==> flow/design.v <==
module clock_divider(clk,reset,clk_out);
  input clk;
  input reset;
  output clk_out;
  reg [8:0] counter;
  reg clk_out;
  always @(posedge clk or posedge reset)
  begin
    if(reset)begin
      counter = 8'h0;
      clk_out = 0;
    end
    else
    if(counter == 8'h18)begin
      counter = 8'h0;
      clk_out = !clk_out;
    end
    else
      counter = counter + 1;
  end
endmodule
# Reports on clock_divider
# The steps from the RTL of clock_divider to its reports follow in flow order.
# Lines are those of the file above, counted from 1.
# Operators carry their Yosys type and port widths (W data, S select, Z words).
# Cell names lack the library's common part.
# The mark n/a stands for no value.
# design
top_module	clock_divider
clock_port	clk
cell_library	sky130hd
corner	tt_025C_1v80

# Elaborated design
# Source: Yosys, flattened and elaborated, memories not mapped. Widths are those after wreduce; folded enables and synchronous resets count as part of the registers. Registers that Yosys merges into a memory's read port (data or address) are not register bits. Print and check cells do not count. Equal cells are merged and count once.
# classes
addsub	1
equal	1
n_mux	1
reduce_and_logical	1
# ops
operator	count
$add A9 B1 Y9 const B	1
$eq A9 B5 Y1 const B	1
$mux W9	1
$logic_not A1 Y1	1
# word_totals
reg_bits	10

# Depth
# Depth = most cells in a row (Yosys ltp): at word level without a register or memory, in the mapped netlist without a sequential cell, where the memories' decode and read muxes count.
# depth
ltp_word	2
ABC_AREA	1
ltp_mapped	7
mapped_depth_nobuf	7

# After synthesis
# The flow's flattened synthesis, as Yosys stat reports it; memories are mapped. The netlist is that of the ABC_AREA named above (0 if unset); the other value can give another one.
# Totals and module areas in this step are rounded.
# by_type
cell_type	count
dfrtp_1	10
nand2_1	28
inv_1	16
nor2_1	13
nor2_2	5
ha_1	2
nand3_1	5
xnor2_1	1
nand3b_1	1
nand2_2	1
o21ai_1	1
inv_2	1
# synth_totals
mapped_cells	84
yosys_area_um2	576.8
ffs	10
buffers	0

# Timing after synthesis
# OpenSTA on the mapped netlist: ideal clock, no wires. The path of least setup slack (recovery checks aside). Input and output delay are each 20% of the period. Register names are those of the netlist, which keeps one name where synthesis merged equal registers.
# synth_path
path_kind	reg-to-reg
start	register counter[0]
end	register counter[0]
period_ns	1.35
setup_time_ns	0.121
t_first_pin_ns	0.000
t_arrival_ns	1.002
required_time_ns	1.229
slack_ns	0.227
delay_ns	1.123
driving_pins	8
path_buffers	0
synth_period_reached_ns	1.123
# "delay_ns" is the arrival time less input delay plus setup time.
# "driving_pins" counts driving pins, that of a launching flip-flop among them; a cell with two outputs on the path counts twice.
# "synth_period_reached_ns" is the clock period less the worst setup slack; recovery checks do not enter. This is arithmetic on one report: input and output delays are still those of the set period (20% each).
# The rows between start and end are the longest chain of elaborated cells between them; the timing report does not say that the signal goes this way. Where chains are equally long, one stands for them.
# A line is the first line of the expression or statement that the cell stems from. Yosys adds cells for indexed reads and writes and turns some case tables into memories.
# At most two assigning lines are given for a register; there are more.
# synth_between
path_cell_list	dfrtp_1 inv_1 ha_1 nand2_1 nor2_1 nand2_1 inv_2 nor2_1
elab_chain_len	2
cone_cells	3
lines_between	2
cone_classes	add/sub: 1; eq/ne: 1; mux: 1
# synth_rtl
item	line_no	text
start: declaration	5	reg [8:0] counter;
start: assignment	10	counter = 8'h0;
start: assignment	19	counter = counter + 1;
$add A9 B1 Y9	19
$mux W9	14	if(counter == 8'h18)begin
end: assignment	15	counter = 8'h0;
end: assignment	19
end: declaration	5

# Path in the finished layout
# From the final timing report of run 1: the path of least setup slack in the routed layout; clock arrival at registers is part of the times.
# layout_path
path_kind	reg-to-output
start	register clk_out
end	output port clk_out
period_ns	1.6
output_delay_ns	0.32
t_first_pin_ns	0.25
t_arrival_ns	1.16
required_time_ns	1.28
slack_ns	0.12
driving_pins	2
path_buffers	1
# layout_between
path_cell_list	dfrtp_1 clkdlybuf4s50_1
elab_chain_len	0
cone_cells	0
lines_between	0
# layout_rtl
item	line_no	text
start: declaration	4	output clk_out;
start: assignment	11	clk_out = 0;
start: assignment	16	clk_out = !clk_out;
end: declaration	4

clock_divider through Yosys and OpenROAD on sky130hd: 2 stored runs, unordered, with their settings and measured results. The constraints put input and output delay at 20% of the set period each and load the outputs with 0.01 pF.
By "worstPathTime_ns" is meant the share of the clock period that the worst setup path is allowed (20% is reserved at inputs, 20% at outputs), minus its slack. Clock arrival times at its registers enter into it.
"design_power_uw" is the tool's figure for a default switching activity; nothing was simulated.
The results are shown rounded.

Run 1, flow files:
==> flow/run.sh <==
#!/bin/bash
# the make line also repeats the synthesis and layout settings of config.mk as NAME=value (left out here)
make -C /OpenROAD-flow-scripts/flow DESIGN_CONFIG=/design/flow/config.mk WORK_HOME=/design/flow/orfs CLKGATE_MAP_FILE= finish
==> flow/config.mk <==
export PLATFORM = sky130hd
export DESIGN_NAME = clock_divider
export DESIGN_NICKNAME = clock_divider
export VERILOG_FILES = /design/flow/design.v
export SDC_FILE = /design/flow/constraint.sdc
export NUM_CORES = 4
export LEC_CHECK = 0
export ABC_AREA = 1
export CAP_MARGIN = 5
export CORE_MARGIN = 2
export CORE_UTILIZATION = 21
export CTS_CLUSTER_SIZE = 71
export MAX_ROUTING_LAYER = met5
export PLACE_DENSITY_LB_ADDON = 0.28
export SLEW_MARGIN = 20
==> flow/constraint.sdc <==
create_clock -name core_clock -period 1.6 [get_ports {clk}]
set_input_delay 0.3200 -clock core_clock [delete_from_list [all_inputs] [get_ports {clk}]]
set_output_delay 0.3200 -clock core_clock [all_outputs]
set_load 0.01 [all_outputs]

==> results of run 1, as CSV <==
result,value
worstPathTime_ns,1.16
path_kind,"reg-to-output"
ys_area_um2,576.8
finish.stdcell_area_um2,658.1
final_setup_tns_ns,0.000
design_die_area_um2,3182
worst_setup_slack_ns,0.124
post_route_util_pct,24.5
design_power_uw,426.6

Run 2, flow files:
==> flow/run.sh <==
#!/bin/bash
# the make line also repeats the synthesis and layout settings of config.mk as NAME=value (left out here)
make -C /OpenROAD-flow-scripts/flow DESIGN_CONFIG=/design/flow/config.mk WORK_HOME=/design/flow/orfs CLKGATE_MAP_FILE= finish
==> flow/config.mk <==
export PLATFORM = sky130hd
export DESIGN_NAME = clock_divider
export DESIGN_NICKNAME = clock_divider
export VERILOG_FILES = /design/flow/design.v
export SDC_FILE = /design/flow/constraint.sdc
export NUM_CORES = 4
export LEC_CHECK = 0
export CAP_MARGIN = 20
export CORE_ASPECT_RATIO = 0.63
export CORE_MARGIN = 2
export CORE_UTILIZATION = 63
export CTS_CLUSTER_SIZE = 96
export GPL_ROUTABILITY_DRIVEN = 0
export MAX_ROUTING_LAYER = met5
export PLACE_DENSITY = 0.72
export SLEW_MARGIN = 20
==> flow/constraint.sdc <==
create_clock -name core_clock -period 2.31 [get_ports {clk}]
set_input_delay 0.4620 -clock core_clock [delete_from_list [all_inputs] [get_ports {clk}]]
set_output_delay 0.4620 -clock core_clock [all_outputs]
set_load 0.01 [all_outputs]

Run 2: stopped before the end: floorplanning reported PDN-0185
